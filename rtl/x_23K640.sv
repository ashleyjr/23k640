==> flow/design.v <==
module x_23K640(
   input    logic          i_clk,
   input    logic          i_rst,
   input    logic          i_valid,
   output   logic          o_accept,
   input    logic          i_rd_n_wr,
   input    logic [15:0]   i_addr,
   input    logic [7:0]    i_wdata,
   output   logic          o_ready,
   output   logic [7:0]    o_rdata,
   output   logic          o_sck,
   output   logic          o_cs,
   output   logic          o_so,
   input    logic          i_si
);
   logic advance;
   x_23K640_sck u_s(
      .i_clk      (i_clk      ),
      .i_rst      (i_rst      ),     
      .o_advance  (advance    ),
      .o_sck      (o_sck      )
   );
   x_23K640_data u_d(
      .i_clk      (i_clk      ),
      .i_rst      (i_rst      ),     
      .i_advance  (advance    ),
      .i_sck      (o_sck      ),
      .i_valid    (i_valid    ),
      .o_accept   (o_accept   ),
      .i_rd_n_wr  (i_rd_n_wr  ),
      .i_addr     (i_addr     ),
      .i_wdata    (i_wdata    ),
      .o_ready    (o_ready    ),
      .o_rdata    (o_rdata    ),   
      .o_cs       (o_cs       ),
      .o_so       (o_so       ),
      .i_si       (i_si       )
   );
endmodule
module x_23K640_data(
   input    logic          i_clk,
   input    logic          i_rst,
   input    logic          i_advance,
   input    logic          i_sck,
   input    logic          i_valid,
   output   logic          o_accept,
   input    logic          i_rd_n_wr,
   input    logic [15:0]   i_addr,
   input    logic [7:0]    i_wdata,
   output   logic          o_ready,
   output   logic [7:0]    o_rdata,
   output   logic          o_cs,
   output   logic          o_so,
   input    logic          i_si
);
   typedef enum logic [6:0] {
      IDLE_COLD, 
      CONFIG_0,  
      CONFIG_1,  
      CONFIG_2,  
      CONFIG_3,  
      CONFIG_4,  
      CONFIG_5,  
      CONFIG_6,  
      CONFIG_7,  
      CONFIG_8,  
      CONFIG_9,  
      CONFIG_10,  
      CONFIG_11, 
      CONFIG_12, 
      CONFIG_13, 
      CONFIG_14, 
      CONFIG_15, 
      IDLE_WARM, 
      READ_WARM_0, 
      READ_WARM_1,
      READ_WARM_2,
      READ_WARM_3,
      READ_WARM_4,
      READ_WARM_5,
      READ_WARM_6,
      READ_WARM_7,
      READ_WARM_8,
      READ_WARM_9,
      READ_WARM_10, 
      READ_WARM_11,
      READ_WARM_12,
      READ_WARM_13,
      READ_WARM_14,
      READ_WARM_15,
      READ_WARM_16,
      READ_WARM_17,
      READ_WARM_18,
      READ_WARM_19,
      READ_WARM_20,
      READ_WARM_21,
      READ_WARM_22,
      READ_WARM_23,
      READ_WARM_24,
      READ_WARM_25,
      READ_WARM_26,
      READ_WARM_27,
      READ_WARM_28,
      READ_WARM_29,
      READ_WARM_30,
      READ_WARM_31,
      WRITE_WARM_0,
      WRITE_WARM_1,
      WRITE_WARM_2,
      WRITE_WARM_3,
      WRITE_WARM_4,
      WRITE_WARM_5,
      WRITE_WARM_6,
      WRITE_WARM_7,
      WRITE_WARM_8,
      WRITE_WARM_9,
      WRITE_WARM_10, 
      WRITE_WARM_11,
      WRITE_WARM_12,
      WRITE_WARM_13,
      WRITE_WARM_14,
      WRITE_WARM_15,
      WRITE_WARM_16,
      WRITE_WARM_17,
      WRITE_WARM_18,
      WRITE_WARM_19,
      WRITE_WARM_20,
      WRITE_WARM_21,
      WRITE_WARM_22,
      WRITE_WARM_23,
      WRITE_WARM_24,
      WRITE_WARM_25,
      WRITE_WARM_26,
      WRITE_WARM_27,
      WRITE_WARM_28,
      WRITE_WARM_29,
      WRITE_WARM_30,
      WRITE_WARM_31
   } sm_t;
   logic          sm_en;
   sm_t           sm_d;
   sm_t           sm_q;
   logic          rd;
   logic          wr;
   sm_t           sm_ptr;
   logic [3:0]    ptr;
   logic          rdata_en;
   logic [7:0]    rdata_d;
   logic [7:0]    rdata_q;
   logic          wdata_en;
   logic [7:0]    wdata_d;
   logic [7:0]    wdata_q;
   logic          addr_en;
   logic [15:0]   addr_d;
   logic [15:0]   addr_q;
   logic          rd_n_wr_d;
   logic          rd_n_wr_q;
   logic          seq;
   logic          hop;
   logic          same;
   assign sm_en = i_sck & i_advance; 
   always_ff@(posedge i_clk or posedge i_rst) begin
      if(i_rst)      sm_q <= IDLE_COLD;
      else if(sm_en) sm_q <= sm_d;
   end
   assign seq  = (i_addr == (addr_q + 'd1));
   assign same = (rd_n_wr_q == i_rd_n_wr);
   assign hop  = i_valid & same & seq;
   always_comb begin
      sm_d = sm_q + 'd1;
      case(sm_q) 
         IDLE_COLD:
            begin
               if(i_valid) sm_d = CONFIG_0;
               else        sm_d = IDLE_COLD;
            end
         IDLE_WARM: 
            begin
               if(i_valid)
                  if(i_rd_n_wr)  sm_d = READ_WARM_0;
                  else           sm_d = WRITE_WARM_0;
               else              sm_d = IDLE_WARM;
            end
         READ_WARM_31: 
            begin
               if(hop)  sm_d = READ_WARM_24;
               else     sm_d = IDLE_WARM;
            end
         WRITE_WARM_31: 
            begin
               if(hop)  sm_d = WRITE_WARM_24;
               else     sm_d = IDLE_WARM;
            end   
         default:;
      endcase
   end
   assign wdata_en = i_valid & ~i_rd_n_wr & o_accept;
   assign wdata_d = i_wdata;
   always_ff@(posedge i_clk or posedge i_rst) begin
      if(i_rst)         wdata_q <= 'd0;
      else if(wdata_en) wdata_q <= wdata_d;
   end   
   assign addr_en = i_valid & o_accept;
   assign addr_d = i_addr;
   always_ff@(posedge i_clk or posedge i_rst) begin
      if(i_rst)         addr_q <= 'd0;
      else if(addr_en)  addr_q <= addr_d;
   end 
   assign rd_n_wr_d = (sm_q == READ_WARM_0) |
                      (sm_q == READ_WARM_31);
   always_ff@(posedge i_clk or posedge i_rst) begin
      if(i_rst)         rd_n_wr_q <= 'd0;
      else if(o_accept) rd_n_wr_q <= rd_n_wr_d;
   end   
   assign o_rdata = rdata_q;
   assign rdata_d = {rdata_q[6:0],i_si};
   assign rdata_en = i_advance & ~i_sck &
                     ((sm_q >= READ_WARM_24) & 
                      (sm_q <= READ_WARM_31));
   always_ff@(posedge i_clk or posedge i_rst) begin
      if(i_rst)         rdata_q <= 'd0;
      else if(rdata_en) rdata_q <= rdata_d;
   end
   assign o_accept = sm_en & ((sm_q == READ_WARM_0)|
                              (sm_q == WRITE_WARM_0)|
                             ((sm_q == READ_WARM_31) & hop) |
                             ((sm_q == WRITE_WARM_31) & hop));
   assign o_ready = sm_en & (sm_q == READ_WARM_31);
   assign o_cs = (sm_q == IDLE_COLD) | (sm_q == IDLE_WARM);
   assign rd = (READ_WARM_8 <= sm_q) & (sm_q <= READ_WARM_23);  
   assign wr = (WRITE_WARM_8 <= sm_q) & (sm_q <= WRITE_WARM_23);  
   assign sm_ptr = (rd) ? (READ_WARM_8 - sm_q + 15):
                   (wr) ? (WRITE_WARM_8 - sm_q + 15):
                          (WRITE_WARM_24 - sm_q + 7);
   assign ptr = sm_ptr[3:0];
   always_comb begin
      o_so = 1'b0;
      case(sm_q)
         CONFIG_7,
         CONFIG_9,
         CONFIG_15,
         WRITE_WARM_6,
         READ_WARM_6,
         READ_WARM_7:     o_so = 1'b1; 
         READ_WARM_8,     
         READ_WARM_9,     
         READ_WARM_10,    
         READ_WARM_11,    
         READ_WARM_12,    
         READ_WARM_13,    
         READ_WARM_14,    
         READ_WARM_15,    
         READ_WARM_16,    
         READ_WARM_17,    
         READ_WARM_18,    
         READ_WARM_19,    
         READ_WARM_20,    
         READ_WARM_21,    
         READ_WARM_22,    
         READ_WARM_23,
         WRITE_WARM_8,
         WRITE_WARM_9,
         WRITE_WARM_10,
         WRITE_WARM_11,
         WRITE_WARM_12,
         WRITE_WARM_13,
         WRITE_WARM_14,
         WRITE_WARM_15,
         WRITE_WARM_16,
         WRITE_WARM_17,
         WRITE_WARM_18,
         WRITE_WARM_19,
         WRITE_WARM_20,
         WRITE_WARM_21,
         WRITE_WARM_22,
         WRITE_WARM_23:    o_so = addr_q[ptr];
         WRITE_WARM_24, 
         WRITE_WARM_25, 
         WRITE_WARM_26, 
         WRITE_WARM_27, 
         WRITE_WARM_28, 
         WRITE_WARM_29, 
         WRITE_WARM_30, 
         WRITE_WARM_31:    o_so = wdata_q[WRITE_WARM_24 - sm_q + 7];
         default:;
      endcase
   end
endmodule
module x_23K640_sck(
   input    logic          i_clk,
   input    logic          i_rst, 
   input    logic [7:0]    i_period,
   output   logic          o_advance,
   output   logic          o_sck
);
   logic       top;
   logic [7:0] cnt_d;
   logic [7:0] cnt_q;
   logic       sck_n;
   assign top = (cnt_q == i_period);
   assign cnt_d = (top) ? 'd0 : (cnt_q + 'd1);
   always_ff@(posedge i_clk or posedge i_rst) begin
      if(i_rst)   cnt_q <= 'd0;
      else        cnt_q <= cnt_d;
   end      
   assign o_advance = top & o_sck;
   assign sck_n = ~o_sck;
   always_ff@(posedge i_clk or posedge i_rst) begin
      if(i_rst)      o_sck <= 'd0;
      else if(top)   o_sck <= sck_n;
   end   
endmodule
==> Reports on x_23K640 <==
The steps from the RTL of x_23K640 to its reports follow in flow order.
Lines are those of the file above, counted from 1.
Operators: Yosys type, input widths -> output width; for muxes data width and select width s.
Library cell names are shortened.
{ "setup": {"design": "x_23K640", "clock": "i_clk", "lib": "sky130hd", "pvt_corner": "tt_025C_1v80"} }

==> After elaboration <==
Yosys after proc, flatten, opt, wreduce and memory -nomap, before mapping. Enables and synchronous resets that opt folds into registers are not counted as muxes. Memory bits, and registers merged into a memory's read port (data or address), are not among the register bits. Print and check cells are not counted.
{ "word_totals": {"ff_bits": 49, "latch_bits": 0, "mem_bits_rw": 0, "rom_bits": 0, "clocked_rd_ports_x_width": 0, "n_memories": 0, "in_bits": 29, "out_inout_bits": 13, "wordCells": 114} }
{ "op_classes": {"add_sub_neg": 9, "mul": 0, "div": 0, "n_cmp": 6, "equal": 53, "n_shift": 2, "n_mux": 10, "logic": 23, "n_reduce_logical": 4} }
{ "op_table": {"columns": ["op", "count"], "rows": [
  ["$eq 7x6->1 const B", 19],
  ["$eq 7x7->1 const B", 18],
  ["$eq 7x5->1 const B", 11],
  ["$eq 16x32->1", 1],
  ["$add 32x3->32 const B", 1],
  ["$reduce_or 32->1", 1],
  ["$shiftx 8x32->1", 1],
  ["$pmux 7 s4", 1],
  ["$add 16x1->17 const B", 1],
  ["$and 1x1->1", 16],
  ["$shiftx 16x4->1", 1],
  ["$eq 7x4->1 const B", 2],
  ["$le 7x6->1 const B", 2],
  ["$mux 7", 2],
  ["$mux 6", 2],
  ["$sub 4x4->4 const A", 2],
  ["$add 4x4->4 const B", 2],
  ["$sub 7x7->8 const A", 1],
  ["$add 8x1->8 const B", 1],
  ["$eq 8x8->1", 1],
  ["$reduce_or 8->1", 1],
  ["$mux 8", 1],
  ["$mux 4", 2],
  ["$le 5x7->1 const A", 1],
  ["$le 6x7->1 const A", 1],
  ["$add 7x1->7 const B", 1],
  ["$ge 7x6->1 const B", 1],
  ["$le 7x7->1 const B", 1]
]} }
Other operator kinds: 7; their cells: 12.

==> Depth <==
Depth = most cells in a row (Yosys ltp): at word level without a register or memory, in the mapped netlist without a sequential cell, where the memories' decode and read muxes count.
{ "depth": {"word_depth": 8, "ABC_AREA": 0, "ltp_mapped": 12, "mapped_depth_nobuf": 11} }

==> Mapped cells and area <==
Source: synth_stat.txt of the flow (Yosys; design flattened, memories mapped). It holds for the ABC_AREA given above (unset counts as 0); a run with the other value may have another netlist.
Totals and module areas in this step are rounded.
{ "types": {"columns": ["cell", "count", "area_total_um2"], "rows": [
  ["dfrtp_1", 33, 825.792],
  ["mux2_2", 18, 202.694],
  ["mux2i_1", 17, 170.163],
  ["xnor2_1", 18, 157.651],
  ["mux2_4", 10, 150.144],
  ["ha_1", 10, 125.12],
  ["nor2_1", 26, 97.594],
  ["xor2_1", 10, 87.584],
  ["mux4_2", 3, 67.565],
  ["nand2_1", 18, 67.565],
  ["a21oi_1", 13, 65.062],
  ["buf_4", 8, 60.058],
  ["nand3_1", 11, 55.053],
  ["o21ai_0", 10, 50.048],
  ["nor3_1", 9, 45.043],
  ["nor2_8", 2, 40.038],
  ["inv_1", 10, 37.536],
  ["a31oi_1", 5, 31.28]
]} }
Not listed: further types 41, cells in them 69.
{ "synth_totals": {"cell_count": 300, "mapped_area_um2": 2853, "seq_area_um2": 825.8, "ffs": 33, "n_buf": 21} }
The figures by module come from a second, unflattened synthesis with its own total; it is not the netlist above.
{ "unflattened": {"cells_unflattened": 434, "hier_area_um2": 4085} }
Each row is one instance without its submodules.
{ "by_module": {"columns": ["module", "n_inst", "cells", "mod_area_um2", "mod_seq_area_um2"], "rows": [
  ["x_23K640_data", 1, 388, 3607, 1001],
  ["x_23K640_sck", 1, 46, 478.0, 225.2],
  ["x_23K640", 1, 0, 0.0, 0.0]
]} }

==> Worst setup path after synthesis <==
OpenSTA on the mapped netlist: ideal clock, no wires. The path of least setup slack (recovery checks aside). Input and output delay are each 20% of the period. Register names are those of the netlist, which keeps one name where synthesis merged equal registers.
{ "synth_path": {"path_type": "register -> output", "start": "register u_d.sm_q[0]", "end": "output o_so", "clock_period_ns": 4.89, "output_delay_ns": 0.978, "t_first_pin_ns": 0.000, "t_arrival_ns": 2.924, "required_time_ns": 3.912, "setup_slack_ns": 0.988, "delay_ns": 2.924, "path_stages": 12, "path_buffers": 1, "period_less_setup_slack_ns": 3.902} }
"delay_ns" is the arrival time less input delay plus setup time.
At an output port there is no setup time.
"path_stages" counts driving pins, that of a launching flip-flop among them; a cell with two outputs on the path counts twice.
"period_less_setup_slack_ns" is the clock period less the worst setup slack; recovery checks do not enter. This is arithmetic on one report: input and output delays are still those of the set period (20% each).
Between the ends stands the longest chain of elaborated cells between them, by number of cells; it is not shown to be the way that was timed. Of several equally long chains one is given.
A line is the first line of the expression or statement that the cell stems from. Yosys adds cells for indexed reads and writes and turns some case tables into memories.
{ "synth_between": {"path_cell_list": "dfrtp_1 buf_2 inv_1 ha_1 o2bb2ai_1 a31oi_1 o21ai_0 o21ai_0 mux4_2 mux2i_1 o221ai_1 a221o_1", "elab_chain_cells": 6, "cells_between": 66, "classes_between": "6 x add/sub; 4 x compare; 46 x eq/ne; 2 x shift; 3 x mux; 2 x logic; 3 x reduce/logical"} }
{ "synth_rtl": {"columns": ["element", "line", "text"], "rows": [
  ["from (decl)", 142, "sm_t           sm_q;"],
  ["from (assign)", 163, "if(i_rst)      sm_q <= IDLE_COLD;"],
  ["from (assign)", 164, "else if(sm_en) sm_q <= sm_d;"],
  ["$sub 7x7->8", 234, "(WRITE_WARM_24 - sm_q + 7);"],
  ["$add 32x3->32", 234, null],
  ["$mux 4", 233, "(wr) ? (WRITE_WARM_8 - sm_q + 15):"],
  ["$mux 4", 232, "assign sm_ptr = (rd) ? (READ_WARM_8 - sm_q + 15):"],
  ["$shiftx 16x4->1", 276, "WRITE_WARM_23:    o_so = addr_q[ptr];"],
  ["$pmux 1 s3", 238, "case(sm_q)"],
  ["to (decl)", 13, "output   logic          o_so,"]
]} }

==> Path in the finished layout <==
Path of least setup slack in the final report of run 1 (OpenROAD, finished layout, wires in). Where an end is a register, its clock arrival counts in the times.
{ "layout_path": {"path_type": "register -> output", "start": "register u_d.sm_q[1]", "end": "output o_so", "clock_period_ns": 3.36, "output_delay_ns": 0.67, "t_first_pin_ns": 0.28, "t_arrival_ns": 3.09, "required_time_ns": 2.69, "setup_slack_ns": -0.40, "path_stages": 13, "path_buffers": 1} }
Between the ends stands the longest chain of elaborated cells between them, by number of cells; it is not shown to be the way that was timed. Of several equally long chains one is given.
{ "layout_between": {"path_cell_list": "dfrtp_2 inv_2 ha_2 a21bo_4 a311oi_4 a31oi_4 o21ai_1 o21ai_2 mux4_2 mux2i_2 o221ai_2 a221o_1 buf_2", "elab_chain_cells": 6, "cells_between": 66, "classes_between": "6 x add/sub; 4 x compare; 46 x eq/ne; 2 x shift; 3 x mux; 2 x logic; 3 x reduce/logical"} }
{ "layout_rtl": {"columns": ["element", "line", "text"], "rows": [
  ["from (decl)", 142, "sm_t           sm_q;"],
  ["from (assign)", 163, "if(i_rst)      sm_q <= IDLE_COLD;"],
  ["from (assign)", 164, "else if(sm_en) sm_q <= sm_d;"],
  ["$sub 7x7->8", 234, "(WRITE_WARM_24 - sm_q + 7);"],
  ["$add 32x3->32", 234, null],
  ["$mux 4", 233, "(wr) ? (WRITE_WARM_8 - sm_q + 15):"],
  ["$mux 4", 232, "assign sm_ptr = (rd) ? (READ_WARM_8 - sm_q + 15):"],
  ["$shiftx 16x4->1", 276, "WRITE_WARM_23:    o_so = addr_q[ptr];"],
  ["$pmux 1 s3", 238, "case(sm_q)"],
  ["to (decl)", 13, "output   logic          o_so,"]
]} }

Data sheet: physical implementation of x_23K640

Module x_23K640, platform sky130hd: 2 stored runs of the flow (Yosys, OpenROAD) with differing settings, in no particular order. Input and output delays are each 20% of the period that was set; the output load is 0.01 pF.
"achieved_period_ns" is the run's clock period less its worst setup slack. It is reckoned from that one timing run; input and output delays stay at 20% of the period that was set.
"worstPathTime_ns" is the time allowed to the run's worst setup path (the clock period less input and output delay, where it has them) less its slack. Clock arrival times count: a late capture clock shortens it, a late launch clock lengthens it.
The results are shown rounded.
[
  {
    "run": "run 1",
    "settings": { "period_ns": 3.36, "CORE_UTILIZATION": 54, "PLACE_DENSITY": 0.44, "CORE_ASPECT_RATIO": 1.22, "CORE_MARGIN": 8, "TNS_END_PERCENT": 90, "ABC_AREA": 0, "GPL_ROUTABILITY_DRIVEN": 1, "MIN_ROUTING_LAYER": "met1", "MAX_ROUTING_LAYER": "met5", "CAP_MARGIN": 20, "SLEW_MARGIN": 20 },
    "results": { "achieved_period_ns": 3.761, "final_die_area_um2": 7876, "ws_hold_ns": 0.509, "tns_ns": -0.739, "finish.utilization_pct": 74.7, "yosys.chip_area_um2": 2853, "cell_area_final_um2": 3850, "fin_ws_ns": -0.401, "worstPathTime_ns": 3.09, "critical_path_kind": "register -> output" }
  },
  {
    "run": "run 2",
    "settings": { "period_ns": 4.37, "CORE_UTILIZATION": 67, "CAP_MARGIN": 20, "CORE_MARGIN": 2, "SLEW_MARGIN": 20 },
    "results": { "worstPathTime_ns": 3.29, "critical_path_kind": "register -> output", "finish.utilization_pct": 84.6, "ws_hold_ns": 0.506, "final_die_area_um2": 4796, "fin_ws_ns": 0.210, "achieved_period_ns": 4.160, "tns_ns": 0.000, "cell_area_final_um2": 3431, "yosys.chip_area_um2": 2853 }
  }
]
